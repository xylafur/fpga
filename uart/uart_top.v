==> flow/design.v <==
module uart #(
    parameter CLK_FREQ_MHZ = 12,
    parameter BAUD         = 9600
) (
    input        clk,
    input        rst,
    input        rx,
    output [7:0] rx_data,
    output       rx_valid,
    output       rx_busy,
    output       tx,
    input  [7:0] tx_data,
    input        tx_start,
    output       tx_busy,
    output       tx_clkpulse,  
);
    parameter divider      = CLK_FREQ_MHZ * 1000000 / BAUD;
    parameter half_divider = CLK_FREQ_MHZ * 1000000 / (2 * BAUD);
    parameter div_bits     = $clog2(divider);
    reg [7:0] rx_state                       = 0;
    reg [$clog2(divider):0] rx_clk_counter   = 0;
    reg [7:0] rx_data_buffer                 = 0;
    reg       rx_buf_valid                   = 0;
    assign rx_data  = rx_data_buffer;
    assign rx_valid = rx_buf_valid;
    assign rx_busy  = rx_state == 0 ? 0 : 1;
    always @(posedge clk) begin
        if (rst) begin
            rx_data_buffer <= 8'h00;
            rx_buf_valid   <= 0;
            rx_state       <= 2'h0;
            rx_clk_counter <= 5'h00;
        end else begin
            rx_clk_counter <= rx_clk_counter + 1;
            case (rx_state)
                0: begin        
                    rx_buf_valid   <= 0;
                    if (rx == 0) begin
                        rx_state       <= rx_state + 1;
                        rx_data_buffer <= 8'h00;
                    end
                end
                1: begin       
                    if (rx_clk_counter > divider/2) begin
                        rx_state       <= rx_state + 1;
                        rx_clk_counter <= 0;  
                    end
                end
                10: begin      
                    if (rx_clk_counter > divider) begin
                        rx_buf_valid   <= 1;
                        rx_state       <= 0;
                        rx_clk_counter <= 0;
                    end
                end
                default begin  
                    if (rx_clk_counter > divider) begin
                        rx_state       <= rx_state + 1;
                        rx_data_buffer <= {rx, rx_data_buffer[7:1]};
                        rx_clk_counter <= 0;
                    end
                end
            endcase
        end
    end
    reg [div_bits-1:0] tx_div_cnt = 0;
    reg [9:0]          tx_buffer  = 10'h3ff;
    reg                dummy      = 0;
    reg [7:0]          bitcnt     = 0;
    assign tx          = tx_buffer[0];
    assign tx_busy     = bitcnt > 0 ? 1 : 0;
    assign tx_clkpulse = tx_busy && tx_div_cnt == 0;
    always @(posedge clk) begin
        if (rst) begin
            dummy      <= 1;
            tx_div_cnt <= 0;
            tx_buffer  <= ~0;
            bitcnt     <= 0;
        end else begin
            if (dummy == 1) begin
                dummy  <= 0;
                bitcnt <= 15;
            end else if (tx_div_cnt == divider) begin
                if (bitcnt == 0 && tx_start) begin
                    tx_buffer <= {1'b1, tx_data[7:0], 1'b0};
                    bitcnt    <= 10;
                end else if (bitcnt > 0) begin
                    bitcnt    <= bitcnt - 1;
                    tx_buffer <= {1'b1, tx_buffer[9:1]};
                end
                tx_div_cnt <= 0;
            end else begin
                tx_div_cnt <= tx_div_cnt + 1;
            end
        end
    end
endmodule
`default_nettype none
module top (
    input BTN1,
    input CLK,
    input  RX,
    output TX,
    output reg LED1
);
    reg       rst = 0;
    reg [7:0] tx_data = 8'h41;
    reg       tx_start = 0;
    wire      tx_busy;
    wire [7:0] rx_data;
    wire       rx_valid;
    wire       rx_busy;
    reg rx_captured = 0;
    reg [7:0] buffer = 8'h00;
    always @(posedge CLK) begin
        if (tx_busy == 1 && tx_start == 1) begin
            tx_start <= 0;
        end else if (rx_valid == 1 && rx_captured == 0) begin
            rx_captured <= 1;
            buffer <= rx_data;
        end else if (rx_captured == 1) begin
            if (tx_busy == 0 && tx_start == 0) begin
                tx_data  <= buffer;
                tx_start <= 1;
                rx_captured <= 0;
            end
        end
        if (BTN1 == 1) begin
            rst <= 1;
        end else begin
            rst <= 0;
        end
        if (rst == 1) begin
            LED1 <= 1;
        end else begin
            LED1 <= 0;
        end
    end
    uart myuart(.clk(CLK), .rst(rst),
                .tx(TX), .tx_data(tx_data), .tx_start(tx_start), .tx_busy(tx_busy),
                .rx(RX), .rx_data(rx_data), .rx_valid(rx_valid), .rx_busy(rx_busy));
endmodule
Step by step through the tools: top
What the tools print for top, step after step.
Lines are those of the file above, counted from 1.
Library cell names are shortened.
{ "inputs": {"top": "top", "clock_port": "CLK", "library": "sky130hd", "pvt_corner": "tt_025C_1v80"} }

Word-level counts
Source: Yosys, flattened and elaborated, memories not mapped. Widths are those after wreduce. Registers that Yosys merges into a memory's read port (data or address) are not register bits. Print and check cells do not count.
{ "classes": {"addsub": 4, "n_mul": 0, "n_div": 0, "cmp": 3, "equal": 6, "n_shift": 0, "n_mux": 25, "bitwise": 7, "n_reduce_logical": 23} }
{ "ops": {"columns": ["operator", "n"], "rows": [
  ["8-bit 2-to-1 mux", 8],
  ["12-bit case mux with 2-bit select", 1],
  ["8-bit case mux with 3-bit select", 1],
  ["12-bit 2-to-1 mux", 2],
  ["10-bit 2-to-1 mux", 2],
  ["8-bit zero test", 2],
  ["8-bit case mux with 2-bit select", 1],
  ["12-bit by 1-bit adder with 12-bit output with constant B", 1],
  ["12-bit by 10-bit > comparator with 1-bit output with constant B", 1],
  ["12-bit by 11-bit > comparator with 1-bit output with constant B", 1],
  ["11-bit by 1-bit adder with 11-bit output with constant B", 1],
  ["11-bit == test with constant B", 1],
  ["11-bit 2-to-1 mux", 1],
  ["3-bit AND reduction", 3],
  ["2-bit AND reduction", 4],
  ["2-bit nonzero test", 4],
  ["4-bit AND reduction", 2],
  ["8-bit by 1-bit adder with 8-bit output with constant B", 1],
  ["8-bit by 1-bit subtractor with 8-bit output with constant B", 1],
  ["8-bit by 1-bit > comparator with 1-bit output with constant B", 1],
  ["8-bit by 1-bit == test with 1-bit output with constant B", 1],
  ["8-bit by 4-bit == test with 1-bit output with constant B", 1],
  ["4-bit 2-to-1 mux", 2],
  ["1-bit NOT", 7],
  ["3-bit nonzero test", 2],
  ["1-bit 2-to-1 mux", 6],
  ["1-bit logical AND", 4],
  ["2-bit by 1-bit != test with 1-bit output with constant B", 2]
]} }
Not listed: further kinds 3, cells in them 4.
{ "bits": {"regBits": 79, "latch_bits": 0, "ramBits": 0, "romBits": 0, "clocked_rd_ports_x_width": 0, "memories": 0, "input_bits": 3} }

Logic depth
Longest topological path by Yosys (ltp), each cell counted once; first at word level (registers and memories cut), then after technology mapping (sequential cells cut; the memories' decode and read muxes count).
{ "logic_depth": {"ltp_word": 6, "abc_area": 0, "depth_mapped": 9} }

Netlist
Source: synth_stat.txt of the flow (Yosys; design flattened, memories mapped). It holds for the ABC_AREA given above (unset counts as 0); a run with the other value may have another netlist.
The area totals of this step are shown rounded.
{ "types": {"columns": ["cell_type", "n", "area_total_um2"], "rows": [
  ["dfxtp_1", 61, 1.22E+03],
  ["edfxtp_1", 17, 510.49],
  ["nor2_1", 62, 232.723],
  ["ha_1", 12, 150.144],
  ["xor2_1", 14, 122.618],
  ["xnor2_1", 12, 105.101],
  ["a21oi_1", 15, 75.072],
  ["a211o_1", 8, 70.067],
  ["mux2i_1", 7, 70.067],
  ["nand2_1", 18, 67.565],
  ["o21ai_0", 12, 60.058],
  ["inv_1", 14, 52.55],
  ["nand2b_1", 8, 50.048],
  ["nand4_1", 8, 50.048],
  ["nand3_1", 9, 45.043],
  ["o22ai_1", 6, 37.536],
  ["and4_1", 4, 35.034],
  ["clkbuf_1", 9, 33.782]
]} }
Not listed: further types 33, cells in them 57.
{ "mapped": {"stdcells": 353, "area_mm2": 0.003433, "ffs": 78, "buf_cells": 13} }
By module: a second synthesis without flattening, with its own total; a netlist apart from the flattened one above.
{ "unflattened": {"hier_cells": 374, "hier_area_mm2": 0.003488} }
Each row is one instance without its submodules.
{ "modules": {"columns": ["module", "n_inst", "cells", "area_mm2", "seq_area_mm2"], "rows": [
  ["uart", 1, 347, 0.002878, 0.001161],
  ["top", 1, 27, 0.0006106, 0.0005705]
]} }

Worst setup path after synthesis
Source: OpenSTA report_checks on the synthesized netlist (no wires, ideal clock, input and output delay 20% of the period each), path of least setup slack; recovery checks are left aside. Register names are those of the netlist, which keeps one name where synthesis merged equal registers.
{ "synth_timing": {"path_kind": "reg-to-reg", "from": "register myuart.bitcnt[4]", "to": "register tx_data[0]", "tclk_ns": 3.67, "setup_ns": 0.388, "launch_ns": 0.000, "arrival_time_ns": 2.253, "t_required_ns": 3.282, "slack_ns": 1.029, "path_delay_ns": 2.641, "stages": 5, "path_buffers": 1, "period_less_setup_slack_ns": 2.641} }
"path_delay_ns" = arrival - input delay + setup time.
"stages": output pins that drive a net of the path, with the launching flip-flop's if there is one; two outputs of one cell count as two.
"period_less_setup_slack_ns" is the clock period less the worst setup slack; recovery checks do not enter. This is arithmetic on one report: input and output delays are still those of the set period (20% each).
Between the ends stands the longest chain of elaborated cells between them, by number of cells; it is not shown to be the way that was timed. Of several equally long chains one is given.
Each line given opens the expression or statement behind the cell; cells for indexed reads and writes are added by Yosys, which also makes memories of some case tables.
At most two assigning lines are given for a register; there are more.
{ "synth_between": {"cell_sequence": "dfxtp_1 or4_4 or4b_4 buf_6 nor3b_1", "elab_chain_len": 5} }
{ "synth_lines": {"columns": ["element", "line", "rtl"], "rows": [
  ["start, declared", 69, "reg [7:0]          bitcnt     = 0;"],
  ["start, assigned", 78, "bitcnt     <= 0;"],
  ["start, assigned", 88, "bitcnt    <= bitcnt - 1;"],
  ["8-bit by 1-bit > comparator with 1-bit output", 71, "assign tx_busy     = bitcnt > 0 ? 1 : 0;"],
  ["1-bit 2-to-1 mux", 71, null],
  ["1-bit logical AND", 116, "if (tx_busy == 1 && tx_start == 1) begin"],
  ["1-bit NOT", null, null],
  ["4-bit AND reduction", null, null],
  ["end, assigned", 123, "tx_data  <= buffer;"],
  ["end, declared", 107, "reg [7:0] tx_data = 8'h41;"]
]} }

Worst path after layout
Path of least setup slack in the final report of run A (OpenROAD, finished layout, wires in). Where an end is a register, its clock arrival counts in the times.
{ "layout_timing": {"path_kind": "reg-to-reg", "from": "register myuart.bitcnt[4]", "to": "register myuart.bitcnt[3]", "tclk_ns": 3.0, "setup_ns": 0.12, "launch_ns": 0.35, "arrival_time_ns": 2.72, "t_required_ns": 3.23, "slack_ns": 0.51, "stages": 7, "path_buffers": 0} }
Between the ends stands the longest chain of elaborated cells between them, by number of cells; it is not shown to be the way that was timed. Of several equally long chains one is given.
At most two assigning lines are given for a register; there are more.
{ "layout_between": {"cell_sequence": "dfxtp_1 or4_4 or4b_4 o21ai_0 a211oi_1 a211oi_1 nor2_1", "elab_chain_len": 5} }
{ "layout_lines": {"columns": ["element", "line", "rtl"], "rows": [
  ["start, declared", 69, "reg [7:0]          bitcnt     = 0;"],
  ["start, assigned", 78, "bitcnt     <= 0;"],
  ["start, assigned", 88, "bitcnt    <= bitcnt - 1;"],
  ["8-bit by 1-bit > comparator with 1-bit output", 87, "end else if (bitcnt > 0) begin"],
  ["8-bit 2-to-1 mux", 87, null],
  ["8-bit 2-to-1 mux", 84, "if (bitcnt == 0 && tx_start) begin"],
  ["4-bit 2-to-1 mux", 83, "end else if (tx_div_cnt == divider) begin"],
  ["4-bit 2-to-1 mux", 80, "if (dummy == 1) begin"],
  ["end, assigned", 78, null],
  ["end, assigned", 88, null],
  ["end, declared", 69, null]
]} }

Module top, platform sky130hd: 2 stored runs of the flow (Yosys, OpenROAD) with differing settings, in no particular order. Input and output delays are each 20% of the period that was set; the output load is 0.01 pF.
"achieved_period_ns" = clock period - worst setup slack. The figure is calculated, with input and output delays left at 20% of the set period.
By "worst_path_ns" is meant the share of the clock period that the worst setup path is allowed (20% is reserved at inputs, 20% at outputs), minus its slack. Clock arrival times at its registers enter into it.
"power_mw" rests on the timing tool's default activity at the inputs, not on a simulated workload.
Values from the reports are rounded here.
[
  {
    "run": "run A",
    "settings": { "period_ns": 3.0, "SETUP_SLACK_MARGIN": 0.03, "CAP_MARGIN": 20, "CORE_MARGIN": 2, "CORE_UTILIZATION": 40, "SLEW_MARGIN": 20 },
    "results": { "achieved_period_ns": 2.486, "final_hold_ws_ns": 0.423, "finish.stdcell_area_mm2": 0.003789, "utilization_frac": 0.459, "synthesis_area_mm2": 0.003433, "total_negative_slack_ns": 0.000, "power_mw": 2.340, "ws_setup_ns": 0.514, "final_die_area_mm2": 0.00934, "worst_path_ns": 2.49, "timing.worst_path_kind": "reg-to-reg" }
  },
  {
    "run": "run B",
    "settings": { "period_ns": 1.89, "CORE_UTILIZATION": 60, "SETUP_SLACK_MARGIN": 0.48, "PLACE_DENSITY_LB_ADDON": 0.06, "CORE_MARGIN": 7, "ABC_AREA": 1, "GPL_TIMING_DRIVEN": 1, "CTS_CLUSTER_SIZE": 73, "CAP_MARGIN": 15, "SLEW_MARGIN": 25 },
    "results": { "achieved_period_ns": 1.753, "final_hold_ws_ns": 0.425, "finish.stdcell_area_mm2": 0.005243, "utilization_frac": 0.87, "synthesis_area_mm2": 0.003827, "total_negative_slack_ns": 0.000, "power_mw": 5.567, "ws_setup_ns": 0.137, "final_die_area_mm2": 0.008812, "worst_path_ns": 1.75, "timing.worst_path_kind": "reg-to-reg" }
  }
]
